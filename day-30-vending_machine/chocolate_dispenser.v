==> flow/design.v <==
module chocolate_dispenser(input clock,reset,
input sel,
input [1:0]coin_in,  
output reg[1:0]out);  
reg [2:0]state,next_state;
reg [3:0]total;  
parameter IDLE=3'b000;
parameter COLLECT=3'b001;
parameter CHOC_A=3'b010;
parameter CHOC_B=3'b011;
parameter RETURN_2=3'b100;
wire [3:0]coin_value=(coin_in==2'b01)?5:(coin_in==2'b10)?10:(coin_in==2'b11)?12:0;
always @(posedge clock or posedge reset)begin
    if(reset)begin
        state<=IDLE;
        total<=0;
    end
    else begin
        state<=next_state;
        if(state==COLLECT)
        total<=total+coin_value;
        else if (state==IDLE)
        total<=0;
    end
end
always @(*)begin
    next_state=state;
    out=2'b00;
    case(state)
        IDLE:begin
            if(coin_value!=0)
            next_state=COLLECT;
        end
        COLLECT:begin
            if(total+coin_value==5 &&sel==0)
            next_state=CHOC_A;
            else if(total+coin_value==10 &&sel==1)
            next_state=CHOC_B;
            else if(total+coin_value==12 &&sel==1)
            next_state=RETURN_2;
            else next_state=COLLECT;
        end
        CHOC_A:begin
         out=2'b01;
         next_state=IDLE;
         end
        CHOC_B:begin
         out=2'b10;
         next_state=IDLE;
         end
        RETURN_2:begin
         out=2'b11;
         next_state=IDLE;
        end
endcase
end
endmodule
Tool chain data of chocolate_dispenser. The steps from the RTL of chocolate_dispenser to its reports follow in flow order. Line numbers count from 1 in the design file above. Library cell names are shortened. A cell with -- has no value.

Top module: chocolate_dispenser. Clock port: clock. Library: sky130hd. Library corner: tt_025C_1v80.

After elaboration. Yosys after proc, flatten, opt, wreduce and memory -nomap, before mapping. Memory bits, and registers merged into a memory's read port (data or address), are not among the register bits. Print and check cells are not counted.

The entry for add/sub/neg operators reads 2. The figure for eq/ne operators is 11. Mux-type cells: 11. For bitwise logic cells the number is 1. Reduce/logical cells: 9.

Operators by type and width (count): 32-bit by 3-bit equality test with 1-bit output (second input constant) (1); 32-bit by 4-bit equality test with 1-bit output (second input constant) (1); 4-bit two-way mux (5); 3-bit two-way mux (4); 3-bit case mux with 3-bit select (1); 3-bit by 2-bit equality test with 1-bit output (second input constant) (2); 2-bit case mux with 3-bit select (1); 4-bit by 4-bit adder with 5-bit output (1); 5-bit by 4-bit equality test with 1-bit output (second input constant) (1); 2-bit equality test (second input constant) (2); 4-bit adder (1); 4-bit nonzero test (1); 1-bit logical AND (3); 3-bit by 1-bit equality test with 1-bit output (second input constant) (1); 3-bit equality test (second input constant) (1); 3-bit zero test (1); 3-bit nonzero test (1); 3-bit OR reduction (1); 2-bit by 1-bit equality test with 1-bit output (second input constant) (1); 2-bit inequality test (second input constant) (1); 2-bit AND reduction (1); 2-bit nonzero test (1); 1-bit inverter (1).

The figure for register bits after elaboration is 7. Under input port bits stands 5. Output and inout bits: 2.

Longest topological paths. Yosys ltp: most cells in a row. Word level: on the elaborated netlist, between registers, memories and ports. Mapped: between sequential cells and ports; inverters and the memories' decode and read muxes count.

The figure for word-level depth is 11. The figure for ABC_AREA is 0. The figure for mapped depth is 7. Mapped depth without buffers: 7.

Synthesis result. Source: synth_stat.txt of the flow (Yosys; design flattened, memories mapped). It holds for the ABC_AREA given above (unset counts as 0); a run with the other value may have another netlist.

Cells by type: dfrtp_1 (count 8, total area 200.192 µm²); ha_1 (count 4, total area 50.048 µm²); nor2b_1 (count 5, total area 31.28 µm²); dfstp_2 (count 1, total area 26.275 µm²); a211oi_2 (count 2, total area 25.024 µm²); fa_1 (count 1, total area 20.019 µm²); o21ai_0 (count 4, total area 20.019 µm²); nor2_1 (count 5, total area 18.768 µm²); a22o_1 (count 2, total area 17.517 µm²); o21ba_4 (count 1, total area 16.266 µm²); nand2_1 (count 4, total area 15.014 µm²); nor4_1 (count 2, total area 12.512 µm²); o31ai_2 (count 1, total area 12.512 µm²); or2_2 (count 2, total area 12.512 µm²); o21ba_1 (count 1, total area 10.01 µm²); a211o_1 (count 1, total area 8.758 µm²); and3b_1 (count 1, total area 8.758 µm²); o32ai_1 (count 1, total area 8.758 µm²).

Other cell types: 8; their cells: 9.

The entry for mapped cells reads 55. Mapped area: 564.3 µm². For sequential part of the area the number is 226.5 µm². The figure for mapped flip-flops is 9.

Timing after synthesis. OpenSTA on the mapped netlist: ideal clock, no wires. The path of least setup slack (recovery checks aside). Input and output delay are each 20% of the period. Register names are those of the netlist, which keeps one name where synthesis merged equal registers.

Path kind: input port to flip-flop. Start: input port coin_in[0]. End: register state. Clock period: 2030 ps. External input delay: 406 ps. Under arrival stands 1765 ps. For required time the number is 1900 ps. The figure for slack is 135 ps. The figure for delay of the path is 1489 ps. The entry for stages on the path reads 7. The entry for buffers on the path reads 0. The entry for synthesis period reached reads 1895 ps.

"delay of the path" is the arrival time less input delay plus setup time. "stages on the path": output pins that drive a net of the path, with the launching flip-flop's if there is one; two outputs of one cell count as two. "synthesis period reached" = period - worst setup slack (recovery checks aside). The figure is calculated, with input and output delays left at 20% of the set period. An end named without its bit number is one bit of that signal or, where synthesis recoded a state register, one of its new flip-flops. Between the ends stands the longest chain of elaborated cells between them, by number of cells; it is not shown to be the way that was timed. Of several equally long chains one is given. Each line given opens the expression or statement behind the cell; cells for indexed reads and writes are added by Yosys, which also makes memories of some case tables.

Cell sequence: nor2b_1 ha_1 fa_1 nor2b_1 o21ai_0 a211oi_2 o31ai_2. For cells in the longest elaborated chain the number is 11. For elaborated cells on any way between the ends the number is 21. Classes of those cells: add/sub (1); eq/ne (7); mux (8); reduce/logical (5).

RTL lines, path after synthesis: start, declared (line 3) `input [1:0]coin_in,`; 2-bit equality test (line 12) `wire [3:0]coin_value=(coin_in==2'b01)?5:(coin_in==2'b10)?10:(coin_in==2'b11)?12:0;`; 4-bit two-way mux x3 (line 12); 4-bit by 4-bit adder with 5-bit output (line 39) `else if(total+coin_value==12 &&sel==1)`; 5-bit by 4-bit equality test with 1-bit output (line 39); 1-bit logical AND (line 39); 3-bit two-way mux (line 39); 3-bit two-way mux (line 37) `else if(total+coin_value==10 &&sel==1)`; 3-bit two-way mux (line 35) `if(total+coin_value==5 &&sel==0)`; 3-bit case mux with 3-bit select (line 29) `case(state)`; end, assigned (line 15) `state<=IDLE;`; end, assigned (line 19) `state<=next_state;`; end, declared (line 5) `reg [2:0]state,next_state;`.

Path in the finished layout. From the final timing report of record 1: the path of least setup slack in the routed layout; clock arrival at registers is part of the times. The report prints the path's times to 10 ps; the period is as set.

Path kind: flip-flop to flip-flop. Start: register total[0]. End: register state. Clock period: 1670 ps. Under arrival stands 1980 ps. For required time the number is 1810 ps. The figure for slack is -170 ps. The entry for stages on the path reads 7. The entry for buffers on the path reads 0.

An end named without its bit number is one bit of that signal or, where synthesis recoded a state register, one of its new flip-flops. Between the ends stands the longest chain of elaborated cells between them, by number of cells; it is not shown to be the way that was timed. Of several equally long chains one is given. At most two assigning lines are given for a register; there are more.

Cell sequence: dfrtp_1 ha_4 fa_2 nor2b_1 o21ai_1 a211oi_2 o31ai_2. For cells in the longest elaborated chain the number is 7. For elaborated cells on any way between the ends the number is 11. Classes of those cells: add/sub (1); eq/ne (3); mux (4); reduce/logical (3).

RTL lines, path post-layout: start, declared (line 6) `reg [3:0]total;`; start, assigned (line 16) `total<=0;`; start, assigned (line 21) `total<=total+coin_value;`; 4-bit by 4-bit adder with 5-bit output (line 39) `else if(total+coin_value==12 &&sel==1)`; 5-bit by 4-bit equality test with 1-bit output (line 39); 1-bit logical AND (line 39); 3-bit two-way mux (line 39); 3-bit two-way mux (line 37) `else if(total+coin_value==10 &&sel==1)`; 3-bit two-way mux (line 35) `if(total+coin_value==5 &&sel==0)`; 3-bit case mux with 3-bit select (line 29) `case(state)`; end, assigned (line 15) `state<=IDLE;`; end, assigned (line 19) `state<=next_state;`; end, declared (line 5) `reg [2:0]state,next_state;`.

Add stored flow runs of chocolate_dispenser

2 stored runs of chocolate_dispenser in the flow (synthesis by Yosys, layout by OpenROAD, sky130hd cells), in arbitrary order. Constraints: input delay and output delay 20% of the set period each, output load 0.01 pF. "reached clock period" = clock period - worst setup slack. The figure is calculated, with input and output delays left at 20% of the set period. By "allowed time less slack (worst setup path)" is meant the share of the clock period that the worst setup path is allowed (20% is reserved at inputs, 20% at outputs), minus its slack. Clock arrival times at its registers enter into it. "overall power" rests on the timing tool's default activity at the inputs, not on a simulated workload. "allowed time less slack (worst setup path)" is known to 10 ps.

Record 1 has these settings: period_ns 1.67; CAP_MARGIN 20; CORE_MARGIN 2; CORE_UTILIZATION 40; SLEW_MARGIN 20. The worst setup slack after layout comes to -171 ps. For the standard-cell area after routing the run shows 835.8 µm². The total negative setup slack is -378 ps. The allowed time less slack (worst setup path) is 1,840 ps. Type of the worst setup path: flip-flop to flip-flop. The utilization in the final report reads 0.634. The chip area in the Yosys report comes to 564.3 µm². The area inside the die boundary reads 1,727.2 µm². The overall power reads 0.001418 W. For the reached clock period the run shows 1,841 ps.

Record 2 has these settings: period_ns 1.54; CORE_UTILIZATION 15; PLACE_DENSITY 0.69; HOLD_SLACK_MARGIN 0.29; CORE_ASPECT_RATIO 0.86; CORE_MARGIN 2; CELL_PAD_IN_SITES_GLOBAL_PLACEMENT 1; ABC_AREA 0; CTS_CLUSTER_DIAMETER 54; CAP_MARGIN 15; MAX_ROUTING_LAYER met5; SLEW_MARGIN 20. The worst setup slack after layout comes to -317 ps. The area inside the die boundary reads 4,270.1 µm². For the reached clock period the run shows 1,857 ps. The overall power reads 0.00175 W. The total negative setup slack is -1,237 ps. The chip area in the Yosys report comes to 564.3 µm². The allowed time less slack (worst setup path) is 1,860 ps. Type of the worst setup path: flip-flop to flip-flop. The utilization in the final report reads 0.259. For the standard-cell area after routing the run shows 927.1 µm².

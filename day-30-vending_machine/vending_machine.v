==> flow/design.v <==
module vending_machine(input clock,reset,   
input [1:0]coin_in,           
input sel,                   
output reg [1:0]out);        
reg [4:0]total;  
parameter IDLE=3'b000;
parameter COLLECT=3'b001;  
parameter VEND_A=3'b010; 
parameter VEND_B=3'b011;
parameter RETURN=3'b100;
reg [2:0]state,next_state;
wire [4:0]coin_value=(coin_in==2'b01)?5:(coin_in==2'b10)?10:(coin_in==2'b11)?15:0;
always @(posedge clock or posedge reset) begin
    if(reset)begin
       state<=IDLE;
       total<=0;
   end
else begin
    state<=next_state;
    if(state==COLLECT)begin
        total<=total+coin_value;
    end
    else if(state==IDLE)begin
        total<=0;
    end
end
end
always @(*)begin
    next_state=state;
    out=2'b00;
    case(state)
        IDLE:begin
            if(coin_value!=0)
            next_state=COLLECT;
        end
        COLLECT:begin
            if(total+coin_value==10 &&sel==0)
            next_state=VEND_A;
            else if(total+coin_value==15 &&sel==1)
            next_state=VEND_B;
            else if(total+coin_value==15 &&sel==0)
            next_state=RETURN;
            else if(total+coin_value>15)
            next_state=IDLE;
            else
            next_state=COLLECT;
        end
        VEND_A:begin
            out=2'b01;
            next_state=IDLE;
        end        
        VEND_B:begin
            out=2'b10;
            next_state=IDLE;
        end
        RETURN:begin
            out=2'b11;
            next_state=IDLE;
        end
endcase
end
endmodule
# Tool chain data of vending_machine

Tool output for the design above, in the order of the flow.
Lines are those of the file above, counted from 1.
Operators carry their Yosys type and port widths (W data, S select, Z words).
Not given: -

Top: vending_machine
Clock: clock
Cell library: sky130hd
Timing corner: tt_025C_1v80

# Elaborated design

Counts by Yosys on the flattened word-level netlist (proc, flatten, opt, wreduce; memories kept). Register bits leave out memories and registers merged into their read ports (data or address). Print and check cells are left out.

Memory bits (writable): 0
Bits in read-only memories: 0
Register bits after elaboration: 8
Bits of input ports: 5
Memories kept: 0
Latch bits: 0
Clocked read ports x word width: 0

Mux-type cells: 12
Multipliers: 0
Add/sub/neg operators: 2
Magnitude comparators: 1
Reduce/logical cells: 9
Equal/unequal tests: 10
Bitwise operators: 1
Shift-type cells: 0
Divide/modulo/power cells: 0

Operator list:

| kind                  | number |
| $eq A32 B4 Y1 const B | 2 |
| $mux W4               | 3 |
| $mux W3               | 4 |
| $mux W5               | 2 |
| $pmux W3 S3           | 1 |
| $eq A3 B2 Y1 const B  | 2 |
| $add A5 B4 Y6         | 1 |
| $gt A6 B4 Y1 const B  | 1 |
| $pmux W2 S3           | 1 |
| $add A5 B4 Y5         | 1 |
| $reduce_bool A5 Y1    | 1 |
| $eq A2 B2 Y1 const B  | 2 |
| $logic_and A1 B1 Y1   | 3 |
| $eq A3 B1 Y1 const B  | 1 |
| $eq A3 B3 Y1 const B  | 1 |
| $logic_not A3 Y1      | 1 |
| $reduce_bool A3 Y1    | 1 |
| $reduce_or A3 Y1      | 1 |
| $eq A2 B1 Y1 const B  | 1 |
| $ne A2 B2 Y1 const B  | 1 |
| $reduce_and A2 Y1     | 1 |
| $reduce_bool A2 Y1    | 1 |
| $not A1 Y1            | 1 |
| $mux W1               | 1 |

# Logic depth

Depth = most cells in a row (Yosys ltp): at word level without a register or memory, in the mapped netlist without a sequential cell, where the memories' decode and read muxes count.

Depth after elaboration: 11
ABC_AREA: 0
Depth in mapped cells: 7

# Mapped cells and area

The flow's flattened synthesis, as Yosys stat reports it; memories are mapped. The netlist is that of the ABC_AREA named above (0 if unset); the other value can give another one.
The area totals of this step are shown rounded.

Cells by type:

| cell type                  | number |
| sky130_fd_sc_hd__dfrtp_1   | 9 |
| sky130_fd_sc_hd__ha_1      | 4 |
| sky130_fd_sc_hd__a21oi_1   | 6 |
| sky130_fd_sc_hd__a2111oi_4 | 1 |
| sky130_fd_sc_hd__dfstp_2   | 1 |
| sky130_fd_sc_hd__xnor2_1   | 3 |
| sky130_fd_sc_hd__a21o_1    | 3 |
| sky130_fd_sc_hd__fa_1      | 1 |
| sky130_fd_sc_hd__o21ai_0   | 4 |
| sky130_fd_sc_hd__nand2_1   | 5 |
| sky130_fd_sc_hd__nand2b_1  | 3 |
| sky130_fd_sc_hd__a211oi_1  | 2 |
| sky130_fd_sc_hd__nor2_1    | 4 |
| sky130_fd_sc_hd__nor3_1    | 3 |
| sky130_fd_sc_hd__nor4b_2   | 1 |
| sky130_fd_sc_hd__o211ai_1  | 2 |
| sky130_fd_sc_hd__a31oi_1   | 2 |
| sky130_fd_sc_hd__or2_2     | 2 |

Not listed: further types 17, cells in them 20.

Buffers: 6
Flip-flop cells: 10
Cells in the netlist: 76
Cell area after synthesis: 0.000721 sq mm
Sequential area: 0.000251 sq mm

# Timing after synthesis

Source: OpenSTA report_checks on the synthesized netlist (no wires, ideal clock, input and output delay 20% of the period each), path of least setup slack; recovery checks are left aside. Register names are those of the netlist, which keeps one name where synthesis merged equal registers.

Kind: input-to-reg
Start point: input port coin_in[0]
End point: register state
Data required time: 1,916 ps
Launch time at the first pin: 410 ps
Buffers on the path: 1
Period: 2,050 ps
Slack: -4 ps
Stages on the path: 7
Input delay: 410 ps
Delay of the path: 1,644 ps
Data arrival time: 1,920 ps
Synthesis period reached: 2,054 ps

"delay of the path" is the arrival time less input delay plus setup time.
"stages on the path": output pins that drive a net of the path, with the launching flip-flop's if there is one; two outputs of one cell count as two.
"synthesis period reached" is the clock period less the worst setup slack; recovery checks do not enter. This is arithmetic on one report: input and output delays are still those of the set period (20% each).
An end named without its bit number is one bit of that signal or, where synthesis recoded a state register, one of its new flip-flops.
The rows between start and end are the longest chain of elaborated cells between them; the timing report does not say that the signal goes this way. Where chains are equally long, one stands for them.
A line is the first line of the expression or statement that the cell stems from. Yosys adds cells for indexed reads and writes and turns some case tables into memories.

Cells stage by stage: sky130_fd_sc_hd__clkbuf_1 -> sky130_fd_sc_hd__ha_1 -> sky130_fd_sc_hd__fa_1 -> sky130_fd_sc_hd__xor2_1 -> sky130_fd_sc_hd__or3_1 -> sky130_fd_sc_hd__a21boi_1 -> sky130_fd_sc_hd__o211ai_1
Cells in the longest elaborated chain: 11
Elaborated cells on any way between the ends: 22
Classes of those cells: 1 x add/sub; 1 x compare; 6 x eq/ne; 9 x mux; 5 x reduce/logical

Ends and longest elaborated chain, post-synthesis:

| item            | line | RTL |
| start, declared | 2    | `input [1:0]coin_in,` |
| $eq A2 B2 Y1    | 12   | `wire [4:0]coin_value=(coin_in==2'b01)?5:(coin_in==2'b10)?10:(coin_in==2'b11)?15:0;` |
| $mux W4 x3      | 12   |  |
| $add A5 B4 Y6   | 43   | `else if(total+coin_value>15)` |
| $gt A6 B4 Y1    | 43   |  |
| $mux W1         | 43   |  |
| $mux W3         | 41   | `else if(total+coin_value==15 &&sel==0)` |
| $mux W3         | 39   | `else if(total+coin_value==15 &&sel==1)` |
| $mux W3         | 37   | `if(total+coin_value==10 &&sel==0)` |
| $pmux W3 S3     | 31   | `case(state)` |
| end, assigned   | 15   | `state<=IDLE;` |
| end, assigned   | 19   | `state<=next_state;` |
| end, declared   | 11   | `reg [2:0]state,next_state;` |

# Path in the finished layout

From the final timing report of flow run 2: the path of least setup slack in the routed layout; clock arrival at registers is part of the times.
The path's times are printed in steps of 10 ps; the period is the one set.

Kind: reg-to-reg
Start point: register total[0]
End point: register state
Data required time: 2,150 ps
Data arrival time: 2,060 ps
Slack: 90 ps
Launch time at the first pin: 260 ps
Stages on the path: 8
Buffers on the path: 1
Period: 1,980 ps

An end named without its bit number is one bit of that signal or, where synthesis recoded a state register, one of its new flip-flops.
The rows between start and end are the longest chain of elaborated cells between them; the timing report does not say that the signal goes this way. Where chains are equally long, one stands for them.
A register here has more assigning lines than the two given.

Cells stage by stage: sky130_fd_sc_hd__dfrtp_1 -> sky130_fd_sc_hd__ha_2 -> sky130_fd_sc_hd__fa_2 -> sky130_fd_sc_hd__a21o_1 -> sky130_fd_sc_hd__xnor2_1 -> sky130_fd_sc_hd__a31oi_1 -> sky130_fd_sc_hd__buf_4 -> sky130_fd_sc_hd__nor4b_2
Cells in the longest elaborated chain: 7
Elaborated cells on any way between the ends: 12
Classes of those cells: 1 x add/sub; 1 x compare; 2 x eq/ne; 5 x mux; 3 x reduce/logical

Ends and longest elaborated chain, after layout:

| item            | line | RTL |
| start, declared | 5    | `reg [4:0]total;` |
| start, assigned | 16   | `total<=0;` |
| start, assigned | 21   | `total<=total+coin_value;` |
| $add A5 B4 Y6   | 43   | `else if(total+coin_value>15)` |
| $gt A6 B4 Y1    | 43   |  |
| $mux W1         | 43   |  |
| $mux W3         | 41   | `else if(total+coin_value==15 &&sel==0)` |
| $mux W3         | 39   | `else if(total+coin_value==15 &&sel==1)` |
| $mux W3         | 37   | `if(total+coin_value==10 &&sel==0)` |
| $pmux W3 S3     | 31   | `case(state)` |
| end, assigned   | 15   | `state<=IDLE;` |
| end, assigned   | 19   | `state<=next_state;` |
| end, declared   | 11   | `reg [2:0]state,next_state;` |

# Flow runs of vending_machine

Module vending_machine, platform sky130hd: 2 stored runs of the flow (Yosys, OpenROAD) with differing settings, in no particular order. Input and output delays are each 20% of the period that was set; the output load is 0.01 pF.
"period achieved" is the run's clock period less its worst setup slack. It is reckoned from that one timing run; input and output delays stay at 20% of the period that was set.
"critical path time" means the part of the period allowed to the worst setup path (the constraints hold back 20% at inputs and 20% at outputs) less its slack; where the path has registers, the arrival times of their clocks count too.
"total power after layout": no workload was simulated; the value follows from the tool's default switching activity.
"critical path time" is known to 10 ps.
Results are given in rounded form.
Among the settings, n/a means not set for that run.
Among the results, n/a means that no value is shown for the run.

| setting or result                        | flow run 1 | flow run 2 |
| period_ns                                | 1.68       | 1.98       |
| CORE_UTILIZATION                         | 61         | 24         |
| PLACE_DENSITY_LB_ADDON                   | 0.2        | n/a        |
| CELL_PAD_IN_SITES_DETAIL_PLACEMENT       | 1          | n/a        |
| GPL_ROUTABILITY_DRIVEN                   | 1          | n/a        |
| CAP_MARGIN                               | 20         | 20         |
| CORE_MARGIN                              | 2          | 2          |
| SLEW_MARGIN                              | 20         | 10         |
| PLACE_DENSITY                            | n/a        | 0.73       |
| ABC_AREA                                 | n/a        | 0          |
| GPL_TIMING_DRIVEN                        | n/a        | 1          |
| critical path time (ps)                  | n/a        | 1,890      |
| worst setup path kind                    | n/a        | reg-to-reg |
| period achieved (ps)                     | n/a        | 1,889      |
| standard-cell area after routing (sq mm) | n/a        | 0.000975   |
| die area (sq mm)                         | n/a        | 0.00346    |
| final setup TNS (ps)                     | n/a        | 0          |
| total power after layout (W)             | n/a        | 0.000481   |
| lowest setup slack (ps)                  | n/a        | 91         |
| utilization                              | n/a        | 0.347      |
| post-synthesis cell area (sq mm)         | n/a        | 0.000721   |

Flow run 1: no final report: placement broke off with DPL-0033
